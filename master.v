==> flow/design.v <==
`timescale 1ns / 1ps
module master(
    input clk,
    input ADJ,
    input SEL,
    input rst,
	input PAUSE,
    output [6:0] out,
    output [3:0] an
    );
    wire clock1Hz;
    wire clock2Hz;
    wire clockFast;
    wire clockBlink;
    wire clkOut;
	 reg [9:0] rstSample = 10'b0000000000;
	 reg [9:0] PAUSESample = 10'b0000000000;
	 reg [26:0] fastCounter = 'd0;
	 reg rstOut = 0;
	 reg PAUSEOut = 0;
   wire [17:0] clk_dv_inc;
   reg [16:0]  clk_dv;
   reg         clk_en;
   reg         clk_en_d;
   reg [7:0]   inst_wd;
   reg         inst_vld;
   reg [2:0]   step_d;
   assign clk_dv_inc = clk_dv + 1;
   always @ (posedge clk)
     if (rst)
       begin
          clk_dv   <= 0;
          clk_en   <= 1'b0;
          clk_en_d <= 1'b0;
       end
     else
       begin
          clk_dv   <= clk_dv_inc[16:0];
          clk_en   <= clk_dv_inc[17];
          clk_en_d <= clk_en;
       end
   always @ (posedge clk)
     if (rst)
       begin
          step_d[2:0]  <= 0;
       end
     else if (clk_en)
       begin
          step_d[2:0]  <= {PAUSE, step_d[2:1]};
       end
   always @ (posedge clk)
     if (rst)
       inst_vld <= 1'b0;
     else
       inst_vld <= ~step_d[0] & step_d[1] & clk_en_d;
   always @ (posedge clk)
    begin
        if (inst_vld)
        begin
            PAUSEOut = ~PAUSEOut;
        end
    end   
    masterCLK myCLK (
        .clk (clk),
		  .rst (rst),
        .clock1Hz (clock1Hz),
        .clock2Hz (clock2Hz),
        .clockFast (clockFast),
        .clockBlink (clockBlink)
        );
	 masterToTimer mtt (
			.ADJ (ADJ),
			.SEL (SEL),
			.clk (clk),
			.clock2Hz (clock2Hz),
			.clock1Hz (clock1Hz),
			.clkOut (clkOut)
			);
	 timer timer_t (
		.masterCLK(clk),
		.SEL(SEL),
		.ADJ(ADJ),
		.rst(rst),
		.clk(clkOut),
		.PAUSE(PAUSEOut),
      .clockFast(clockFast),
		.clockBlink(clockBlink),
      .an (an),
		.out (out)	
		);
endmodule
`timescale 1ns / 1ps
module masterCLK(
    input clk, 
    input rst,
    output reg clock2Hz, 
    output reg clock1Hz,
    output reg clockFast,    
    output reg clockBlink   
    );
    reg [26:0] counter;
	 reg [26:0] fastCounter;
    always @ (posedge clk) 
    begin
        if (rst)
            begin
                clock2Hz <= 0; 
                clock1Hz <= 0;
                clockFast <= 0;
                clockBlink <= 0;
					 counter <= 'd0;
					 fastCounter <= 'd0;
            end
        else
            begin
                if (counter == 'd100000000)
                begin
                    clock1Hz <= ~clock1Hz;
                    counter <= 'd0;
                end
					 else
					     counter <= counter + 'd1;
                if (counter == 'd50000000 || counter == 'd100000000)                 
                begin
                    clock2Hz <= ~clock2Hz;
                end
                if (fastCounter == 'd200000)
                begin
                    clockFast <= ~clockFast;
						  fastCounter <= 'd0;
                end
					 else
					     fastCounter <= fastCounter + 'd1;
                if ((counter == 'd33333333) || (counter == 'd66666666) || (counter == 'd99999999)) 
                begin
                    clockBlink <= ~clockBlink;
                end
            end      
    end              
endmodule
`timescale 1ns / 1ps
module masterToTimer (
	 input ADJ,
	 input SEL,
	 input clk,
	 input clock2Hz,
    input clock1Hz,
	output reg clkOut
);
	always @ (posedge clk)
	begin
		if (ADJ == 0)
			clkOut <= clock1Hz;
		else
			clkOut <= clock2Hz;
	end
endmodule
`timescale 1ns / 1ps
module timer (
    input masterCLK,
    input SEL,
    input ADJ,
    input rst,
    input clk,
    input PAUSE,
    input clockFast,
	 input clockBlink,
    output reg [3:0] an,
    output reg [6:0] out
);
	   reg [3:0] secO = 4'b0000;
		reg [3:0] secT = 4'b0000;
		reg [3:0] minO = 4'b0000;
		reg [3:0] minT = 4'b0000;
		reg [1:0] cnt = 2'b00;
		reg clkPrev = 0;
		reg clockFastPrev = 0;
    always @(posedge masterCLK)
    begin
	    if (rst)
		 begin
		      secO [3:0] <= 4'b0000;
		      secT [3:0] <= 4'b0000;
		      minO [3:0] <= 4'b0000;
		      minT [3:0] <= 4'b0000;
				clkPrev <= 0;
		 end
		 else if (clk != clkPrev)
		 begin
		   clkPrev <= clk;
		   if (PAUSE == 0) begin
				 if (ADJ == 0) 
            begin
                if (secO == 4'b1001)
                    begin
                    secO <= 4'b0000;
                    if (secT == 4'b0101)
                        begin
                        secT <= 4'b0000;
                            if (minO == 4'b1001)
                                begin
                                minO <= 4'b0000;
                                if (minT == 4'b0101)
                                    begin
                                    minT <= 4'b0000;
                                    end
                                else
                                    begin
                                    minT <= minT + 1;
                                    end
                                end   
                            else
                                begin
                                minO <= minO + 1;
                                end                            
                        end
                    else
                        begin
                        secT <= secT + 1;
                        end
						end
                else
                    begin
                    secO <= secO + 1;
                    end    
            end
        else if (SEL == 0)  
            begin
            	if (secO == 4'b1001)
                    begin
                    secO <= 4'b0000;
                    if (secT == 4'b0101)
                        begin
                        secT <= 4'b0000;
                        end
                    else
                        begin
                        secT <= secT + 1;
                        end                    
                    end
                else
                    begin
                    secO <= secO + 1;
                    end    
            end
        else                
            begin 
            	if (minO == 4'b1001)
                    begin
                    minO <= 4'b0000;
                    if (minT == 4'b0101)
                    	begin
                        minT <= 0;
                        end
                    else
                        begin
                        minT <= minT + 1;
                        end
                    end   
				else
					begin
                    minO <= minO + 1;
                    end             
            end
		 end 
	   end  
    end  
    always @ (posedge masterCLK) 
	 begin
	 if (rst)
	 begin
		cnt [1:0] <= 2'b00;
	   clockFastPrev <= 0;	
    end
    else if (clockFast != clockFastPrev)   
    begin
        clockFastPrev <= clockFast;	 
        case(cnt)
        'b00: begin
		      if (ADJ == 1 && clockBlink == 1)
				begin
				    an <= 4'b1111;
			   end
			   else
				begin
					 an <= 4'b1110;
				end
            cnt <= 'b01;
            case(secO)
                    4'b0000: out <= 7'b1000000;
                    4'b0001: out <= 7'b1111001;
                    4'b0010: out <= 7'b0100100;
                    4'b0011: out <= 7'b0110000;
                    4'b0100: out <= 7'b0011001;
                    4'b0101: out <= 7'b0010010;
                    4'b0110: out <= 7'b0000010;
                    4'b0111: out <= 7'b1111000;
                    4'b1000: out <= 7'b0000000;
                    4'b1001: out <= 7'b0011000;
                    endcase
            end
        'b01:
            begin
		      if (ADJ == 1 && clockBlink == 1)
				begin
				    an <= 4'b1111;
			   end
			   else
				begin
					 an <= 4'b1101;
			   end
            cnt <= 'b10;
            case(secT)
                    4'b0000: out <= 7'b1000000;
                    4'b0001: out <= 7'b1111001;
                    4'b0010: out <= 7'b0100100;
                    4'b0011: out <= 7'b0110000;
                    4'b0100: out <= 7'b0011001;
                    4'b0101: out <= 7'b0010010;
                    4'b0110: out <= 7'b0000010;
                    4'b0111: out <= 7'b1111000;
                    4'b1000: out <= 7'b0000000;
                    4'b1001: out <= 7'b0011000;
                    endcase
            end
        'b10:
            begin
		      if (ADJ == 1 && clockBlink == 1)
				begin
				    an <= 4'b1111;
			   end
			   else
				begin
					 an <= 4'b1011;
            end
				cnt <= 'b11;
            case(minO)
                    4'b0000: out <= 7'b1000000;
                    4'b0001: out <= 7'b1111001;
                    4'b0010: out <= 7'b0100100;
                    4'b0011: out <= 7'b0110000;
                    4'b0100: out <= 7'b0011001;
                    4'b0101: out <= 7'b0010010;
                    4'b0110: out <= 7'b0000010;
                    4'b0111: out <= 7'b1111000;
                    4'b1000: out <= 7'b0000000;
                    4'b1001: out <= 7'b0011000;
                    endcase
            end
        'b11:
            begin
		      if (ADJ == 1 && clockBlink == 1)
				begin
				    an <= 4'b1111;
			   end
			   else
				begin
					 an <= 4'b0111;
            end
				cnt <= 'b00;
            case(minT)
                    4'b0000: out <= 7'b1000000;
                    4'b0001: out <= 7'b1111001;
                    4'b0010: out <= 7'b0100100;
                    4'b0011: out <= 7'b0110000;
                    4'b0100: out <= 7'b0011001; 
                    4'b0101: out <= 7'b0010010;
                    4'b0110: out <= 7'b0000010;
                    4'b0111: out <= 7'b1111000;
                    4'b1000: out <= 7'b0000000;
                    4'b1001: out <= 7'b0011000;
                    endcase
            end
        endcase
		end
    end
endmodule
* Step by step through the tools: master
The steps from the RTL of master to its reports follow in flow order.
Lines are those of the file above, counted from 1.
Operators carry their Yosys type and port widths (W data, S select, Z words).
Library cell names are shortened.
A cell with - has no value.
- Design top :: master
- Clock :: clk
- Cell library :: sky130hd
- Library corner :: tt_025C_1v80

* After elaboration
Source: Yosys, flattened and elaborated, memories not mapped. Widths are those after wreduce. Registers that Yosys merges into a memory's read port (data or address) are not register bits. Print and check cells do not count. Equal cells are merged and count once.
- Output and inout bits :: 11
- Elaborated cells :: 139
- Input port bits :: 5
- Register bits after elaboration :: 114
- Multiplexer cells :: 30
- Equal/unequal tests :: 53
- Add/subtract/negate cells :: 7
- Reductions and logical operators :: 18
- Bitwise logic cells :: 9
** Operators by type and width (number)
- $pmux W7 S10 :: 4
- $mux W4 :: 19
- $eq A4 B3 Y1 const B :: 16
- $add A27 B1 Y27 const B :: 2
- $eq A27 B26 Y1 const B :: 2
- $eq A27 B27 Y1 const B :: 2
- $ne A11 B10 Y1 const B :: 4
- $eq A4 B2 Y1 const B :: 8
- $eq A4 B4 Y1 const B :: 8
- $pmux W7 S4 :: 1
- $eq A27 B18 Y1 const B :: 1
- $eq A27 B25 Y1 const B :: 1
- $add A17 B1 Y18 const B :: 1
- $add A4 B1 Y4 const B :: 4
- $eq A4 B1 Y1 const B :: 4
- $logic_not A4 Y1 :: 4
- $pmux W4 S4 :: 1
- $pmux W2 S4 :: 1
- $not A1 Y1 :: 7
- $reduce_and A7 Y1 :: 1
- $reduce_and A5 Y1 :: 1
- $eq A2 B2 Y1 const B :: 2
- $reduce_bool A2 Y1 :: 2
- $reduce_or A2 Y1 :: 2
- $reduce_bool A4 Y1 :: 1
- $logic_or A1 B1 Y1 :: 3
- $reduce_and A3 Y1 :: 1
- $mux W3 :: 1
Other operator kinds: 10; their cells: 13.

* Longest topological paths
Yosys ltp: most cells in a row. Word level: on the elaborated netlist, between registers, memories and ports. Mapped: between sequential cells and ports; inverters and the memories' decode and read muxes count.
- Depth after elaboration :: 6
- ABC_AREA :: 0
- Gate-level depth with buffers :: 9
- Gate-level depth less buffers :: 7

* Mapped cells and area
Yosys stat after the flow's synthesis: flattened, memories mapped to cells. It holds for the ABC_AREA given above (unset counts as 0); a run with the other value may have another netlist.
Totals and module areas in this step are rounded.
** Cells by type
- dfxtp_1 :: number 102, total area 2.04E+03 sq um
- xor2_1 :: number 52, total area 455.437 sq um
- nor2_1 :: number 110, total area 412.896 sq um
- edfxtp_1 :: number 12, total area 360.346 sq um
- xnor2_1 :: number 34, total area 297.786 sq um
- nand3_1 :: number 46, total area 230.221 sq um
- nand2_1 :: number 50, total area 187.68 sq um
- ha_1 :: number 12, total area 150.144 sq um
- nand4_1 :: number 21, total area 131.376 sq um
- nor3_1 :: number 25, total area 125.12 sq um
- clkbuf_1 :: number 30, total area 112.608 sq um
- a21oi_1 :: number 18, total area 90.086 sq um
- and3_1 :: number 14, total area 87.584 sq um
- nor4_1 :: number 14, total area 87.584 sq um
- nor2b_1 :: number 12, total area 75.072 sq um
- o21ai_0 :: number 15, total area 75.072 sq um
- inv_1 :: number 19, total area 71.318 sq um
- mux2i_1 :: number 5, total area 50.048 sq um
Not listed: further types 38, cells in them 87.
- Area of sequential cells :: 2400 sq um
- Standard cells after synthesis :: 678
- Buffers :: 39
- Synthesis area :: 5740 sq um
- Flip-flops :: 114
The figures by module come from a second, unflattened synthesis with its own total; it is not the netlist above.
- Cells (unflattened synthesis) :: 690
- Area total of the unflattened synthesis :: 5980 sq um
Rows give one instance, submodules left out.
** By module
- masterCLK :: cells 323, seq. area 1160 sq um, times used 1, area 2790 sq um
- timer :: cells 261, seq. area 731 sq um, times used 1, area 2170 sq um
- master :: cells 104, seq. area 490 sq um, times used 1, area 992 sq um
- masterToTimer :: cells 2, seq. area 20.0 sq um, times used 1, area 35.0 sq um

* Path before layout
Path of least setup slack by OpenSTA after synthesis, without wires, with an ideal clock, recovery checks aside; 20% of the period is set as input and as output delay. Where synthesis merged equal registers, the netlist keeps one of their names.
- Kind :: input -> register
- Start :: input rst
- End :: register timer_t.out[0]
- Library setup time :: 0.380 ns
- Driving pins on the path :: 4
- External input delay :: 0.676 ns
- Launch time at the first pin :: 0.676 ns
- Arrival :: 1.810 ns
- Path slack :: 1.189 ns
- Path delay :: 1.514 ns
- Clock period :: 3.38 ns
- Buffers on the path :: 1
- Data required time :: 3.000 ns
- Period reached after synthesis :: 2.191 ns
"path delay" = arrival - input delay + setup time.
"driving pins on the path": output pins that drive a net of the path, with the launching flip-flop's if there is one; two outputs of one cell count as two.
"period reached after synthesis" = period - worst setup slack (recovery checks aside). The figure is calculated, with input and output delays left at 20% of the set period.
The rows between start and end are the longest chain of elaborated cells between them; the timing report does not say that the signal goes this way. Where chains are equally long, one stands for them.
Each line given opens the expression or statement behind the cell; cells for indexed reads and writes are added by Yosys, which also makes memories of some case tables.
At most two assigning lines are given for a register; there are more.
- Path through :: clkbuf_1 > nor2b_1 > o2111ai_1 > nor3_1
- Cells in the longest elaborated chain :: 2
- Elaborated cells on any way between the ends :: 2
- RTL lines with such cells :: 0
- Those cells by class :: 1 x logic; 1 x reduce/logical
** RTL lines, path post-synthesis
- start: declaration :: RTL line 6 : input rst,
- $not A1 Y1
- $reduce_and A7 Y1
- end: assignment :: RTL line 290 : 4'b0000: out <= 7'b1000000;
- end: assignment :: RTL line 291 : 4'b0001: out <= 7'b1111001;
- end: declaration :: RTL line 169 : output reg [6:0] out

* Timing after layout
From the final timing report of record 1: the path of least setup slack in the routed layout; clock arrival at registers is part of the times.
- Kind :: register -> register
- Start :: register timer_t.secO[1]
- End :: register timer_t.minT[1]
- Clock period :: 1.8 ns
- Driving pins on the path :: 6
- Data required time :: 2.11 ns
- Launch time at the first pin :: 0.42 ns
- Library setup time :: 0.11 ns
- Buffers on the path :: 0
- Arrival :: 2.26 ns
- Path slack :: -0.15 ns
The rows between start and end are the longest chain of elaborated cells between them; the timing report does not say that the signal goes this way. Where chains are equally long, one stands for them.
At most two assigning lines are given for a register; there are more.
- Path through :: dfxtp_2 > nand4bb_4 > o31a_1 > or3_4 > or3_4 > mux2_4
- Cells in the longest elaborated chain :: 3
- Elaborated cells on any way between the ends :: 5
- Those cells by class :: 1 x eq/ne; 2 x mux; 2 x reduce/logical
** RTL lines, path after layout
- start: declaration :: RTL line 171 : reg [3:0] secO = 4'b0000;
- start: assignment :: RTL line 224 : secO <= secO + 1;
- start: assignment :: RTL line 243 : secO <= secO + 1;
- $eq A4 B4 Y1 :: RTL line 194 : if (secO == 4'b1001)
- $mux W4 :: RTL line 194
- $mux W4 :: RTL line 192 : if (ADJ == 0)
- end: assignment :: RTL line 209 : minT <= minT + 1;
- end: assignment :: RTL line 257 : minT <= minT + 1;
- end: declaration :: RTL line 174 : reg [3:0] minT = 4'b0000;

Appendix: measured runs

Record of 2 stored runs of the RTL-to-layout flow on master, platform sky130hd. The runs are unordered. Constraints: input delay and output delay 20% of the set period each, output load 0.01 pF.
"achieved period" means the clock period less the worst setup slack. The figure is calculated, with input and output delays left at 20% of the set period.
"allowed time less slack (worst setup path)": the worst setup path's part of the clock period (all of it between registers, 20% less for each end at a port) less its slack. A launch clock that arrives late makes it longer, a capture clock that arrives late makes it shorter.
By "total power of the final layout" is meant OpenSTA's value without simulated activity: inputs other than the clock are taken to toggle once in ten clock periods, and the tool carries that through the logic.
The measured numbers are rounded.

** Record 1
- Settings :: period_ns=1.8; CORE_UTILIZATION=32; SETUP_SLACK_MARGIN=0.14; PLACE_DENSITY=0.64; CELL_PAD_IN_SITES_DETAIL_PLACEMENT=1; CAP_MARGIN=15; MAX_ROUTING_LAYER=met4; CORE_MARGIN=2; SLEW_MARGIN=20
- Chip area after synthesis (Yosys) :: 5,740 sq um
- Area inside the die boundary :: 19,000 sq um
- Standard-cell area after routing :: 8,300 sq um
- Final design utilization :: 47.7 %
- Lowest setup slack :: -0.154 ns
- Final setup TNS :: -0.321 ns
- Worst hold slack :: 0.430 ns
- Total power of the final layout :: 6,210 µW
- Achieved period :: 1.954 ns
- Allowed time less slack (worst setup path) :: 1.95 ns
- Critical path type :: register -> register

** Record 2
- Settings :: period_ns=3.58; CORE_UTILIZATION=67; SETUP_SLACK_MARGIN=0.43; CORE_ASPECT_RATIO=0.52; CELL_PAD_IN_SITES_GLOBAL_PLACEMENT=3; CELL_PAD_IN_SITES_DETAIL_PLACEMENT=2; TNS_END_PERCENT=80; GPL_TIMING_DRIVEN=0; GPL_ROUTABILITY_DRIVEN=0; CTS_CLUSTER_DIAMETER=47; CAP_MARGIN=20; CORE_MARGIN=2; SLEW_MARGIN=20
- Outcome :: no results, placement failed with GPL-0301
